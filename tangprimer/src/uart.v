==> flow/design.v <==
module uart_receiver(
  input wire clock,
  input wire reset_n,
  input wire rxd,
  output wire rx_valid,
  output reg [7:0] rx_data
);
  parameter WAITING = 1'b0;
  parameter RECEIVING = 1'b1;
  parameter HZ = 25'd24_000_000;
  parameter BAUDRATE = 25'd9_600;
  parameter BIT_WAIT_COUNT = HZ / BAUDRATE;
  parameter START_WAIT_COUNT = BIT_WAIT_COUNT + (BIT_WAIT_COUNT / 2);
  reg state;
  reg [24:0] count;
  reg [2:0] rx_count;
  assign rx_valid = (rx_count == 3'd7 && state == WAITING);
  always @(posedge clock or negedge reset_n) begin
    if (reset_n == 0) begin
      state <= WAITING;
      count <= 0;
    end
    else
      case (state)
        WAITING: begin
          rx_count <= 0;
          if (count != 0)
            count <= count - 1;
          else if (rxd == 0) begin
            state <= RECEIVING;
            count <= START_WAIT_COUNT;
          end
        end
        RECEIVING:
          if (count == 0) begin
            rx_data <= {rxd, rx_data[7:1]};
            count <= BIT_WAIT_COUNT;
            if (rx_count == 3'd7)
              state <= WAITING;
            else
              rx_count <= rx_count + 1;
          end
          else
            count <= count - 1;
      endcase
  end
endmodule
module uart_transmitter (
  input wire clock,
  input wire reset_n,
  output wire txd,
  output wire tx_ready,
  input wire tx_run,
  input wire [7:0] tx_data
);
  parameter WAITING = 2'b00;
  parameter START_SENDING = 2'b01;
  parameter DATA_SENDING = 2'b10;
  parameter STOP_SENDING = 2'b11;
  parameter HZ = 25'd24_000_000;
  parameter BAUDRATE = 25'd9_600;
  parameter BIT_WAIT_COUNT = HZ / BAUDRATE;
  reg [1:0] state;
  reg [2:0] tx_count;
  reg [7:0] data;
  reg [24:0] count;
  assign tx_ready = (state == WAITING);
  assign txd = (state == WAITING || state == STOP_SENDING) ? 1 : (state == START_SENDING ? 0 : data[0]);
  always @(posedge clock or negedge reset_n) begin
    if (reset_n == 0) begin
      state <= WAITING;
      tx_count <= 0;
      count <= 0;
    end
    else
      if (count == 0)
        case (state)
          WAITING:
            if (tx_run) begin
              state <= START_SENDING;
              tx_count <= 0;
              data <= tx_data;
              count <= BIT_WAIT_COUNT;
            end
          START_SENDING: begin
            state <= DATA_SENDING;
            count <= BIT_WAIT_COUNT;
          end
          DATA_SENDING: begin
            count <= BIT_WAIT_COUNT;
            if (tx_count == 3'd7)
              state <= STOP_SENDING;
            else begin
              tx_count <= tx_count + 1;
              data <= {1'b0, data[7:1]};
            end
          end
          STOP_SENDING:
            state <= WAITING;
        endcase
      else
        count <= count - 1;
  end
endmodule
From RTL to reports: uart_receiver --
The steps from the RTL of uart_receiver to its reports follow in flow order. Lines are those of the file above, counted from 1. Cell names lack the library's common part. A cell with -- has no value.
Set-up: design top uart_receiver, clock input clock, cell library sky130hd, library corner tt_025C_1v80

Elaborated design --
Yosys after proc, flatten, opt, wreduce and memory -nomap, before mapping. Memory bits, and registers merged into a memory's read port (data or address), are not among the register bits. Print and check cells are not counted. Equal cells are merged and count once.
Operators by class: add/subtract/negate cells 2, equality and inequality tests 4, multiplexer cells 12, bitwise operators 1, reduce/logical cells 5
Operators by type and width (count):
- 25-bit 2-to-1 mux | 3
- 25-bit case mux with 2-bit select | 1
- 25-bit by 1-bit subtractor with 25-bit output with constant B | 1
- 25-bit logical NOT | 1
- 25-bit nonzero test | 1
- 3-bit AND reduction | 2
- 3-bit case mux with 2-bit select | 1
- 3-bit 2-to-1 mux | 2
- 1-bit 2-to-1 mux | 4
- 3-bit by 1-bit adder with 3-bit output with constant B | 1
- 3-bit equality test with constant B | 1
- 3-bit inequality test with constant B | 1
- 2-bit by 1-bit inequality test with 1-bit output with constant B | 1
- 2-bit inequality test with constant B | 1
- 1-bit case mux with 2-bit select | 1
- 1-bit logical AND | 1
- 1-bit NOT | 1
Bit counts: bits in registers 37, input bits 3, output and inout port bits 9

Logic depth --
Depth = most cells in a row (Yosys ltp): at word level without a register or memory, in the mapped netlist without a sequential cell, where the memories' decode and read muxes count.
Logic depth: word-level depth 4, ABC_AREA 0, mapped depth 8, mapped depth without buffers 7

Netlist --
Source: synth_stat.txt of the flow (Yosys; design flattened, memories mapped). It holds for the ABC_AREA given above (unset counts as 0); a run with the other value may have another netlist. Totals and module areas in this step are rounded.
Synthesis totals: cell count 158, chip area (Yosys) 0.001714 mm^2, mapped flip-flops 37, buffer cells 4
Cells by type (count):
- dfrtp_1 | 26
- edfxtp_1 | 11
- nor2_1 | 15
- nor3_1 | 11
- xnor2_1 | 5
- a21oi_1 | 8
- o21ai_0 | 8
- ha_1 | 3
- nand2_1 | 10
- or4_1 | 5
- or4_4 | 3
- nor4_1 | 5
- or3_1 | 5
- mux2i_1 | 2
- a31oi_1 | 3
- and2_1 | 3
- inv_1 | 5
- or2_2 | 3
Not listed: further types 19, cells in them 27.

Worst setup path after synthesis --
OpenSTA on the mapped netlist: ideal clock, no wires. The path of least setup slack (recovery checks aside). Input and output delay are each 20% of the period. Register names are those of the netlist, which keeps one name where synthesis merged equal registers.
Timing path post-synthesis: path type register -> register, from reg count[16], to reg rx_data[0], period 4060 ps, library setup time 370 ps, launch time at the first pin 0 ps, arrival time 2272 ps, required time 3690 ps, path slack 1417 ps, delay of the path 2642 ps, stages on the path 5, buffers on the path 0, period reached after synthesis 2643 ps
"delay of the path" = arrival - input delay + setup time. "stages on the path" counts driving pins, that of a launching flip-flop among them; a cell with two outputs on the path counts twice. "period reached after synthesis" is the clock period less the worst setup slack; recovery checks do not enter. This is arithmetic on one report: input and output delays are still those of the set period (20% each). Between the ends stands the longest chain of elaborated cells between them, by number of cells; it is not shown to be the way that was timed. Of several equally long chains one is given. Each line given opens the expression or statement behind the cell; cells for indexed reads and writes are added by Yosys, which also makes memories of some case tables. A register here has more assigning lines than the two given.
Between the ends, post-synthesis: path through dfrtp_1 > or4_4 > or3b_4 > or4_4 > nor2_1, length of the longest elaborated chain 2, elaborated cells between the ends (all ways) 2, RTL lines with such cells 1, those cells by class reduce/logical (2)
RTL lines, path post-synthesis:
- start: declaration | line 15 | reg [24:0] count;
- start: assignment | line 28 | count <= count - 1;
- start: assignment | line 44 | count <= count - 1;
- 25-bit logical NOT | line 35 | if (count == 0) begin
- 3-bit AND reduction
- end: assignment | line 36 | rx_data <= {rxd, rx_data[7:1]};
- end: declaration | line 6 | output reg [7:0] rx_data

Worst path after layout --
Path of least setup slack in the final report of flow run A (OpenROAD, finished layout, wires in). Where an end is a register, its clock arrival counts in the times. The report prints the path's times to 10 ps; the period is as set.
Timing path after layout: path type register -> register, from reg count[0], to reg count[5], period 4490 ps, library setup time 100 ps, launch time at the first pin 340 ps, arrival time 3120 ps, required time 4730 ps, path slack 1610 ps, stages on the path 9, buffers on the path 1
Between the ends stands the longest chain of elaborated cells between them, by number of cells; it is not shown to be the way that was timed. Of several equally long chains one is given. A register here has more assigning lines than the two given.
Between the ends, after layout: path through dfrtp_1 > inv_1 > ha_1 > nor3b_1 > nand4_1 > nor3_1 > buf_4 > nor3_1 > a211oi_1, length of the longest elaborated chain 3, elaborated cells between the ends (all ways) 7, those cells by class add/sub (1); eq/ne (1); mux (3); reduce/logical (2)
RTL lines, path after layout:
- start: declaration | line 15 | reg [24:0] count;
- start: assignment | line 28 | count <= count - 1;
- start: assignment | line 44 | count <= count - 1;
- 25-bit by 1-bit subtractor with 25-bit output | line 44
- 25-bit 2-to-1 mux | line 35 | if (count == 0) begin
- 25-bit case mux with 2-bit select | line 24 | case (state)
- end: assignment | line 28
- end: assignment | line 44
- end: declaration | line 15

==> results <==
uart_receiver through Yosys and OpenROAD on sky130hd: 2 stored runs, unordered, with their settings and measured results. The constraints put input and output delay at 20% of the set period each and load the outputs with 0.01 pF.
"period reached" is the run's clock period less its worst setup slack. It is reckoned from that one timing run; input and output delays stay at 20% of the period that was set.
"critical setup path time": the worst setup path's part of the clock period (all of it between registers, 20% less for each end at a port) less its slack. A launch clock that arrives late makes it longer, a capture clock that arrives late makes it shorter.
"power consumption": no workload was simulated; the value follows from the tool's default switching activity.
"critical setup path time" is known to 10 ps.
Values from the reports are rounded here.

* Flow run A | settings: period_ns 4.49; CORE_UTILIZATION 50; SETUP_SLACK_MARGIN 0.49; PLACE_DENSITY_LB_ADDON 0.09; CORE_MARGIN 9; CELL_PAD_IN_SITES_GLOBAL_PLACEMENT 1; TNS_END_PERCENT 50; ABC_AREA 0; GPL_ROUTABILITY_DRIVEN 0; CTS_CLUSTER_SIZE 19; CTS_CLUSTER_DIAMETER 320; CAP_MARGIN 5; MIN_ROUTING_LAYER met1; SLEW_MARGIN 20 | results: total die area 0.00586 mm^2; critical setup path time 2,880 ps; type of the worst setup path register -> register; summed negative setup slack 0 ps; utilization of the finished layout 61.7%; mapped cell area after synthesis 0.001714 mm^2; worst setup slack after layout 1,613 ps; power consumption 582 uW; period reached 2,877 ps
* Flow run B | settings: period_ns 2.33; CAP_MARGIN 20; CORE_MARGIN 2; CORE_UTILIZATION 40; SLEW_MARGIN 20 | results: power consumption 1,343 uW; utilization of the finished layout 54.3%; critical setup path time 2,370 ps; type of the worst setup path register -> register; total die area 0.004825 mm^2; worst setup slack after layout -41 ps; period reached 2,371 ps; summed negative setup slack -281 ps; mapped cell area after synthesis 0.001714 mm^2
